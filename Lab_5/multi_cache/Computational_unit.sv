==> flow/design.v <==
module Computational_unit(
	input wire clk, sync_reset,
	input reg i_sel, y_sel, x_sel,
	input reg [3:0] source_sel, dm, i_pins, nibble_ir,
	input reg [8:0] reg_en,
	output reg [3:0] i, data_bus, o_reg, r,
	output reg r_eq_0
);
reg [3:0] x0, x1, y0, y1, m;
reg [3:0] pm_data, i_sel_mux, x, y;
always @ *
	pm_data <= nibble_ir;
always @ *
case(source_sel)
	4'd0: data_bus <= x0;
	4'd1: data_bus <= x1;
	4'd2: data_bus <= y0;
	4'd3: data_bus <= y1;
	4'd4: data_bus <= r;
	4'd5: data_bus <= m;
	4'd6: data_bus <= i;
	4'd7: data_bus <= dm;
	4'd8: data_bus <= pm_data;
	4'd9: data_bus <= i_pins;
	default: data_bus <= 4'h0;
endcase
always @ (posedge clk)
	if (reg_en[5] == 1'b1)
		m <= data_bus;
	else
		m <= m;
always @ *
	if (i_sel == 1'b1)
		i_sel_mux <= i + m;
	else
		i_sel_mux <= data_bus;
always @ (posedge clk)
	if (reg_en[6] == 1'b1)
		i <= i_sel_mux;
	else
		i <= i;
always @ (posedge clk)
	if (reg_en[8] == 1'b1)
		o_reg <= data_bus;
	else
		o_reg <= o_reg;
always @ (posedge clk)
	if(reg_en[0] == 1'b1)
		x0 <= data_bus;
	else
		x0 <= x0;
always @ (posedge clk)
	if(reg_en[1] == 1'b1)
		x1 <= data_bus;
	else
		x1 <= x1;
always @ (posedge clk)
	if(reg_en[2] == 1'b1)
		y0 <= data_bus;
	else
		y0 <= y0;
always @ (posedge clk)
	if(reg_en[3] == 1'b1)
		y1 <= data_bus;
	else
		y1 <= y1;
always @ *
	if (x_sel == 1'b1)
		x <= x1;
	else
		x <= x0;
always @ *
	if (y_sel == 1'b1)
		y <= y1;
	else
		y <= y0;
reg[3:0] alu_out;
reg alu_out_eq_0;
reg [7:0] mult;
always @ *
	mult <= x*y;
always @ *
if (sync_reset == 1'b1)
	alu_out <= 4'h0;
else
	case(nibble_ir[2:0])
		3'b000: if(nibble_ir[3] == 1'b0)
						alu_out <= -x;
					else
						alu_out <= r;
		3'b001: alu_out <= x-y;
		3'b010: alu_out <= x + y;
		3'b011: alu_out <= mult[7:4];
		3'b100: alu_out <= mult[3:0];
		3'b101: alu_out <= x ^ y;
		3'b110: alu_out <= x & y;
		3'b111: if(nibble_ir[3] == 1'b0)
						alu_out <= ~x;
					else
						alu_out <= r;
	endcase
always @ *
	if (sync_reset == 1'b1)
		alu_out_eq_0 <= 1'b1;
	else if (alu_out == 4'h0)
		alu_out_eq_0 <= 1'b1;
	else
		alu_out_eq_0 <= 1'b0;
always @ (posedge clk)
	if (reg_en[4] == 1'b1)
		r_eq_0 <= alu_out_eq_0;
	else
		r_eq_0 <= r_eq_0;
always @ (posedge clk)
	if(reg_en[4] == 1'b1)
		r <= alu_out;
	else
		r <= r;
endmodule
# [Reports on Computational_unit]
# The steps from the RTL of Computational_unit to its reports follow in flow order.
# Lines are those of the file above, counted from 1.
# Operators: Yosys type, input widths -> output width; for muxes data width and select width s.
# Library cell names are shortened.
# Not given: -
[setup] top="Computational_unit" clock="clk" lib="sky130hd" corner="tt_025C_1v80"

# [Word-level counts]
# Yosys after proc, flatten, opt, wreduce and memory -nomap, before mapping. Memory bits, and registers merged into a memory's read port (data or address), are not among the register bits. Print and check cells are not counted. Equal cells are merged and count once.
[bits] register_bits=33 input_bits=30 out_inout_bits=17
[classes] n_reduce_logical=3 addsub=4 eq_ne=16 bitwise=3 mux=9 mul=1
[op_table] op="$pmux 4 s10" n=1
[op_table] op="$mul 4x4->8" n=1
[op_table] op="$pmux 4 s8" n=1
[op_table] op="$mux 4" n=6
[op_table] op="$eq 4x3->1 const B" n=4
[op_table] op="$eq 3x3->1 const B" n=4
[op_table] op="$eq 4x2->1 const B" n=2
[op_table] op="$add 4x4->4" n=2
[op_table] op="$eq 4x4->1 const B" n=2
[op_table] op="$logic_not 4->1" n=2
[op_table] op="$eq 3x2->1 const B" n=2
[op_table] op="$eq 4x1->1 const B" n=1
[op_table] op="$sub 4x4->4" n=1
[op_table] op="$and 4x4->4" n=1
[op_table] op="$xor 4x4->4" n=1
[op_table] op="$neg 4->4" n=1
[op_table] op="$not 4->4" n=1
[op_table] op="$eq 3x1->1 const B" n=1
[op_table] op="$logic_not 3->1" n=1
[op_table] op="$mux 1" n=1

# [Longest topological paths]
# Yosys ltp: most cells in a row. Word level: on the elaborated netlist, between registers, memories and ports. Mapped: between sequential cells and ports; inverters and the memories' decode and read muxes count.
[logic_depth] word_depth=7 abc_area=1 depth_mapped=19

# [Synthesis result]
# Yosys stat after the flow's synthesis: flattened, memories mapped to cells. It holds for the ABC_AREA given above (unset counts as 0); a run with the other value may have another netlist.
[mapped] sequential_area_mm2=0.000991 buffers=3 ffs=33 area_mm2=0.0028114 mapped_cells=360
[by_type] cell="edfxtp_1" n=33
[by_type] cell="nand2_1" n=83
[by_type] cell="ha_1" n=23
[by_type] cell="nand3_1" n=40
[by_type] cell="inv_1" n=48
[by_type] cell="nor2_1" n=33
[by_type] cell="fa_1" n=6
[by_type] cell="nand2_2" n=11
[by_type] cell="inv_2" n=15
[by_type] cell="a21oi_1" n=9
[by_type] cell="o21ai_1" n=9
[by_type] cell="o21ai_0" n=7
[by_type] cell="xor2_1" n=4
[by_type] cell="nand4_1" n=5
[by_type] cell="o22ai_1" n=5
[by_type] cell="nand3_2" n=3
[by_type] cell="nor2_2" n=4
[by_type] cell="a21oi_2" n=2
# Not listed: further types 16, cells in them 20.

# [Path before layout]
# Source: OpenSTA report_checks on the synthesized netlist (no wires, ideal clock, input and output delay 20% of the period each), path of least setup slack; recovery checks are left aside. Register names are those of the netlist, which keeps one name where synthesis merged equal registers.
[synth_path] path_kind="in2reg" startpoint="input x_sel" endpoint="register r[3]" clock_period_ns=7.76 arrival_ns=4.188 setup_slack_ns=3.323 setup_ns=0.249 path_stages=15 input_delay_ns=1.552 n_path_buf=1 delay_ns=2.885 t_first_pin_ns=1.552 period_less_setup_slack_ns=4.437
# "delay_ns" = arrival - input delay + setup time.
# "path_stages": output pins that drive a net of the path, with the launching flip-flop's if there is one; two outputs of one cell count as two.
# "period_less_setup_slack_ns" is the clock period less the worst setup slack; recovery checks do not enter. This is arithmetic on one report: input and output delays are still those of the set period (20% each).
# Between the ends stands the longest chain of elaborated cells between them, by number of cells; it is not shown to be the way that was timed. Of several equally long chains one is given.
# A line is the first line of the expression or statement that the cell stems from. Yosys adds cells for indexed reads and writes and turns some case tables into memories.
[synth_via] cell_sequence="buf_6 o21ai_4 nand2_1 fa_1 inv_1 fa_1 inv_1 fa_1 inv_1 o21ai_1 nand3_1 a21oi_1 nand3_1 nand2_1 inv_1" elab_chain_cells=5 cells_between=12 lines_between=12 classes_between="3 x add/sub; 1 x mul; 5 x mux; 3 x logic"
[synth_lines] element="start, declared" line=3 text="input reg i_sel, y_sel, x_sel,"
[synth_lines] element="$mux 4" line=68 text="if (x_sel == 1'b1)"
[synth_lines] element="$neg 4->4" line=88 text="alu_out <= -x;"
[synth_lines] element="$mux 4" line=87 text="3'b000: if(nibble_ir[3] == 1'b0)"
[synth_lines] element="$pmux 4 s8" line=86 text="case(nibble_ir[2:0])"
[synth_lines] element="$mux 4" line=83 text="if (sync_reset == 1'b1)"
[synth_lines] element="end, assigned" line=116 text="r <= alu_out;"
[synth_lines] element="end, assigned" line=118 text="r <= r;"
[synth_lines] element="end, declared" line=6 text="output reg [3:0] i, data_bus, o_reg, r,"

Memo
Re: implementation data of Computational_unit

Module Computational_unit, platform sky130hd: 2 stored runs of the flow (Yosys, OpenROAD) with differing settings, in no particular order. Input and output delays are each 20% of the period that was set; the output load is 0.01 pF.

[flow] flow run A: files
==> flow/run.sh <==
#!/bin/bash
# the make line also repeats the synthesis and layout settings of config.mk as NAME=value (left out here)
make -C /OpenROAD-flow-scripts/flow DESIGN_CONFIG=/design/flow/config.mk WORK_HOME=/design/flow/orfs CLKGATE_MAP_FILE= finish
==> flow/config.mk <==
export PLATFORM = sky130hd
export DESIGN_NAME = Computational_unit
export DESIGN_NICKNAME = Computational_unit
export VERILOG_FILES = /design/flow/design.v
export SDC_FILE = /design/flow/constraint.sdc
export NUM_CORES = 4
export LEC_CHECK = 0
export ABC_AREA = 1
export CAP_MARGIN = 5
export CELL_PAD_IN_SITES_GLOBAL_PLACEMENT = 3
export CORE_MARGIN = 5
export CORE_UTILIZATION = 63
export CTS_CLUSTER_DIAMETER = 196
export GPL_ROUTABILITY_DRIVEN = 0
export MIN_ROUTING_LAYER = met1
export PLACE_DENSITY = 0.5
export SETUP_SLACK_MARGIN = 0.0
export SLEW_MARGIN = 15
==> flow/constraint.sdc <==
create_clock -name core_clock -period 4.31 [get_ports {clk}]
set_input_delay 0.8620 -clock core_clock [delete_from_list [all_inputs] [get_ports {clk}]]
set_output_delay 0.8620 -clock core_clock [all_outputs]
set_load 0.01 [all_outputs]

[flow] flow run A: no results, placement failed with GPL-0301

[flow] flow run B: files
==> flow/run.sh <==
#!/bin/bash
# the make line also repeats the synthesis and layout settings of config.mk as NAME=value (left out here)
make -C /OpenROAD-flow-scripts/flow DESIGN_CONFIG=/design/flow/config.mk WORK_HOME=/design/flow/orfs CLKGATE_MAP_FILE= finish
==> flow/config.mk <==
export PLATFORM = sky130hd
export DESIGN_NAME = Computational_unit
export DESIGN_NICKNAME = Computational_unit
export VERILOG_FILES = /design/flow/design.v
export SDC_FILE = /design/flow/constraint.sdc
export NUM_CORES = 4
export LEC_CHECK = 0
export CAP_MARGIN = 20
export CELL_PAD_IN_SITES_DETAIL_PLACEMENT = 1
export CORE_MARGIN = 7
export CORE_UTILIZATION = 67
export CTS_CLUSTER_SIZE = 73
export GPL_ROUTABILITY_DRIVEN = 1
export MAX_ROUTING_LAYER = met4
export MIN_ROUTING_LAYER = met1
export PLACE_DENSITY = 0.47
export SLEW_MARGIN = 20
export TNS_END_PERCENT = 40
==> flow/constraint.sdc <==
create_clock -name core_clock -period 7.61 [get_ports {clk}]
set_input_delay 1.5220 -clock core_clock [delete_from_list [all_inputs] [get_ports {clk}]]
set_output_delay 1.5220 -clock core_clock [all_outputs]
set_load 0.01 [all_outputs]

[flow] flow run B: no results, placement failed with DPL-0033
